==> flow/design.v <==
`timescale 1ns / 1ps
module decoder_OSU(
  input clk,
  input reset,
  input [3:0] Row,
  input lock_button,
  output reg [3:0] Col,
  output reg [3:0] DecodeOut,
  output reg [15:0] state_led,
  output reg [3:0] pass_signal,
  output reg [2:0]  press_count_out
); 
  reg [19:0] divider;
  reg [15:0] pass = 16'b0001000100010001;  
  reg [15:0] pass_buffer;
  reg [2:0]  press_count;
  reg [2:0]  state = 3'b000;
  reg [3:0]  decode_buffer;
  reg [31:0] delay_clk;
  always @(posedge reset or posedge clk)
    begin
      if(reset)
        begin
          divider <= 20'b00000000000000000000;
        end
      else
        divider <= divider + 1;
    end
  always @(posedge clk)
    begin
      case(state)
        3'b000:
          begin
            if(divider ==  20'b00011000011010100000)  
              Col <= 4'b0111;
            else if(divider == 20'b00011000011010101000)  
              if (Row == 4'b0111)
                begin
						  decode_buffer <= 4'b0001;  
						  pass_buffer <= {pass_buffer, 4'b0001};
						  state = 3'b001;
                end
            else if(Row == 4'b1011)
                begin
                        decode_buffer = 4'b0100;   
                        pass_buffer <= {pass_buffer, 4'b0100};
                        state = 3'b001;
                end  
            else if(Row == 4'b1101)
            begin
                          decode_buffer = 4'b0111; 
                          pass_buffer <= {pass_buffer, 4'b0111};
                          state = 3'b001;
            end  
            else if(Row == 4'b1110) 
            begin
                          decode_buffer = 4'b0000;   
                          pass_buffer <= {pass_buffer, 4'b0000};
                          state = 3'b001;
            end
            if(divider ==  20'b00110000110101000000)  
              Col <= 4'b1011;
            else if(divider == 20'b00110000110101001000)  
              begin 
                if (Row == 4'b0111)
                  begin
                              decode_buffer = 4'b0010;   
                              pass_buffer <= {pass_buffer, 4'b0010};
                              state = 3'b001;
                            end  
                else if(Row == 4'b1011)  
                  begin
                              decode_buffer = 4'b0101;   
                              pass_buffer <= {pass_buffer, 4'b0101};
                              state = 3'b001;
                            end  
                else if(Row == 4'b1101)
                  begin
                              decode_buffer = 4'b1000;   
                              pass_buffer <= {pass_buffer, 4'b1000};
                              state = 3'b001;
                            end
                else if(Row == 4'b1110)
                  DecodeOut <= 4'b1010;  
              end
            if(divider ==  20'b01100001101010000000)  
              Col <= 4'b1101;
            else if(divider == 20'b01100001101010001000)  
              begin 
                if (Row == 4'b0111)
                  begin
                              decode_buffer = 4'b0011;   
                              pass_buffer <= {pass_buffer, 4'b0011};
                              state = 3'b001;
                            end  
                else if(Row == 4'b1011)  
                  begin
                              decode_buffer = 4'b0110;   
                              pass_buffer <= {pass_buffer, 4'b0110};
                              state = 3'b001;
                            end  
                else if(Row == 4'b1101)
                  begin
                              decode_buffer = 4'b1001;   
                              pass_buffer <= {pass_buffer, 4'b1001};
                              state = 3'b001;
                            end   
                else if(Row == 4'b1110)
                  DecodeOut <= 4'b1010;
              end
            if(divider ==  20'b11000011010100000000)  
              Col <= 4'b1110;
            else if(divider == 20'b11000011010100001000)  
              begin 
                if (Row == 4'b0111)
                  DecodeOut <= 4'b1010;  
                else if(Row == 4'b1011)  
                  DecodeOut <= 4'b1010;  
                else if(Row == 4'b1101)
                  DecodeOut <= 4'b1010;   
                else if(Row == 4'b1110)      
                  DecodeOut <= 4'b1010;   
              end  
          end
        3'b001:
          begin
		      if(delay_clk[31:0] == 32'd30000000)
			  begin
			    state_led <= 16'b0000000000000011;
				DecodeOut <= decode_buffer;
				delay_clk <= 32'd0;
				press_count = press_count + 1'b1;
				press_count_out <= press_count;
				if(press_count[2:0] == 3'd4)
                    begin
                        press_count <= 3'd0;
                        state <= 3'b010;
                    end
				else
				    state <= 3'b000;
 			  end
			  else
			  delay_clk = delay_clk + 1'b1;
	       end
		3'b010:
            begin
                if(pass_buffer == pass)
                begin
                    state <= 3'b011;
                end
                else
                    state <= 3'b000;
                    DecodeOut <= 4'b1010;
            end
          3'b011:  
          begin
            state_led <= 16'b1111111111111111;
            pass_signal <= 4'b0001;
            if(lock_button)
                state <= 3'b100;
          end
          3'b100:
          begin
            pass_signal <= 4'b0010;
                state <= 3'b000;
          end
      endcase
    end
endmodule
* Tool chain data of decoder_OSU
Tool output for the design above, in the order of the flow.
Lines are those of the file above, counted from 1.
Library cell names are shortened.
A cell with -- has no value.
- Top :: decoder_OSU
- Clock input :: clk
- Library :: sky130hd
- Library corner :: tt_025C_1v80

* Word-level counts
Yosys after proc, flatten, opt, wreduce and memory -nomap, before mapping. Memory bits, and registers merged into a memory's read port (data or address), are not among the register bits. Print and check cells are not counted. Equal cells are merged and count once.
- Register bits :: 109
- Multiplexer cells :: 79
- Reductions and logical operators :: 13
- Equality and inequality tests :: 21
- $add $sub $neg :: 3
** Operators by type and width (count)
- two-way mux 16 bit :: 17
- two-way mux 4 bit :: 36
- two-way mux 3 bit :: 19
- == test 20 x 17 -> 1 bit (second input constant) :: 2
- == test 20 x 18 -> 1 bit (second input constant) :: 2
- == test 20 x 19 -> 1 bit (second input constant) :: 2
- == test 20 bit (second input constant) :: 2
- adder 32 x 1 -> 32 bit (second input constant) :: 1
- == test 32 x 25 -> 1 bit (second input constant) :: 1
- case mux 16 bit (select 2 bit) :: 1
- adder 20 x 1 -> 20 bit (second input constant) :: 1
- == test 16 x 13 -> 1 bit (second input constant) :: 1
- case mux 3 bit (select 5 bit) :: 1
- == test 4 bit (second input constant) :: 3
- case mux 4 bit (select 3 bit) :: 1
- AND reduction 2 bit :: 4
- case mux 4 bit (select 2 bit) :: 1
- == test 3 x 2 -> 1 bit (second input constant) :: 2
- == test 3 bit (second input constant) :: 2
- two-way mux 2 bit :: 3
- nonzero test 5 bit :: 1
- inequality test 2 bit (second input constant) :: 2
- nonzero test 2 bit :: 2
- == test 4 x 3 -> 1 bit (second input constant) :: 1
- nonzero test 4 bit :: 1
- adder 3 x 1 -> 3 bit (second input constant) :: 1
- == test 3 x 1 -> 1 bit (second input constant) :: 1
- zero test 3 bit :: 1
Not listed: further kinds 4, cells in them 4.

* Logic depth
Yosys ltp: most cells in a row. Word level: on the elaborated netlist, between registers, memories and ports. Mapped: between sequential cells and ports; inverters and the memories' decode and read muxes count.
- Word-level depth :: 20
- ABC_AREA :: 0
- Mapped depth :: 8
- Gate-level depth less buffers :: 7

* Synthesis result
The flow's flattened synthesis, as Yosys stat reports it; memories are mapped. The netlist is that of the ABC_AREA named above (0 if unset); the other value can give another one.
The area totals of this step are shown rounded.
** Cell types
- edfxtp_1 :: count 72, area in all 2.16E+03 um^2
- dfrtp_1 :: count 20, area in all 500.48 um^2
- xnor2_1 :: count 28, area in all 245.235 um^2
- xor2_1 :: count 25, area in all 218.96 um^2
- buf_4 :: count 17, area in all 127.622 um^2
- mux2_4 :: count 8, area in all 120.115 um^2
- nand4_1 :: count 19, area in all 118.864 um^2
- nor2_1 :: count 31, area in all 116.362 um^2
- nand3_1 :: count 23, area in all 115.11 um^2
- nand2_1 :: count 25, area in all 93.84 um^2
- nor4_4 :: count 4, area in all 85.082 um^2
- ha_1 :: count 6, area in all 75.072 um^2
- and4_1 :: count 8, area in all 70.067 um^2
- and3_1 :: count 9, area in all 56.304 um^2
- inv_1 :: count 14, area in all 52.55 um^2
- mux2_2 :: count 4, area in all 45.043 um^2
- and2_1 :: count 7, area in all 43.792 um^2
- nor4b_1 :: count 5, area in all 43.792 um^2
Other cell types: 45; their cells: 100.
- Chip area (Yosys) :: 5060 um^2
- Sequential part of the area :: 2660 um^2
- Flip-flops :: 92
- Cell count :: 425

* Timing after synthesis
Path of least setup slack by OpenSTA after synthesis, without wires, with an ideal clock, recovery checks aside; 20% of the period is set as input and as output delay. Where synthesis merged equal registers, the netlist keeps one of their names.
- Kind :: reg2reg
- Start :: register state[0]
- End :: register Col[0]
- Arrival time :: 2.422 ns
- Driving pins on the path :: 4
- Setup time :: 0.309 ns
- Period :: 4.42 ns
- Launch time at the first pin :: 0.000 ns
- Data required time :: 4.111 ns
- Path buffers :: 1
- Path slack :: 1.689 ns
- Path delay :: 2.731 ns
- Synthesis period reached :: 2.731 ns
"path delay" is the arrival time less input delay plus setup time.
"driving pins on the path": output pins that drive a net of the path, with the launching flip-flop's if there is one; two outputs of one cell count as two.
"synthesis period reached" is the clock period less the worst setup slack; recovery checks do not enter. This is arithmetic on one report: input and output delays are still those of the set period (20% each).
Between the ends stands the longest chain of elaborated cells between them, by number of cells; it is not shown to be the way that was timed. Of several equally long chains one is given.
A line is the first line of the expression or statement that the cell stems from. Yosys adds cells for indexed reads and writes and turns some case tables into memories.
At most two assigning lines are given for a register; there are more.
- Path through :: edfxtp_1 > clkbuf_1 > nor3_1 > o21a_1
- Length of the longest elaborated chain :: 2
** Ends and longest elaborated chain, after synthesis
- start: declaration :: line 17 : reg [2:0]  state = 3'b000;
- start: assignment :: line 41 : state = 3'b001;
- start: assignment :: line 47 : state = 3'b001;
- zero test 3 bit :: line 31 : case(state)
- AND reduction 2 bit
- end: assignment :: line 35 : Col <= 4'b0111;
- end: assignment :: line 62 : Col <= 4'b1011;
- end: declaration :: line 7 : output reg [3:0] Col,

## Implementation results

decoder_OSU: 2 stored runs of the Yosys and OpenROAD flow on sky130hd. The settings differ; the order carries no meaning. The constraints put input and output delay at 20% of the set period each and load the outputs with 0.01 pF.

** Entry A
- Settings :: period_ns=1.67; CORE_UTILIZATION=71; SETUP_SLACK_MARGIN=0.22; PLACE_DENSITY_LB_ADDON=0.22; CORE_ASPECT_RATIO=1.31; CTS_CLUSTER_SIZE=63; CTS_CLUSTER_DIAMETER=264; CAP_MARGIN=30; MAX_ROUTING_LAYER=met5; CORE_MARGIN=2; SLEW_MARGIN=20
- Outcome :: stopped before the end: clock tree synthesis reported DPL-0038

** Entry B
- Settings :: period_ns=3.45; CORE_UTILIZATION=67; SETUP_SLACK_MARGIN=0.53; PLACE_DENSITY_LB_ADDON=0.26; CORE_ASPECT_RATIO=1.65; CELL_PAD_IN_SITES_GLOBAL_PLACEMENT=2; TNS_END_PERCENT=35; GPL_TIMING_DRIVEN=0; GPL_ROUTABILITY_DRIVEN=1; CTS_CLUSTER_DIAMETER=197; CAP_MARGIN=10; SLEW_MARGIN=15; CORE_MARGIN=2
- Outcome :: stopped before the end: placement reported FLW-0024
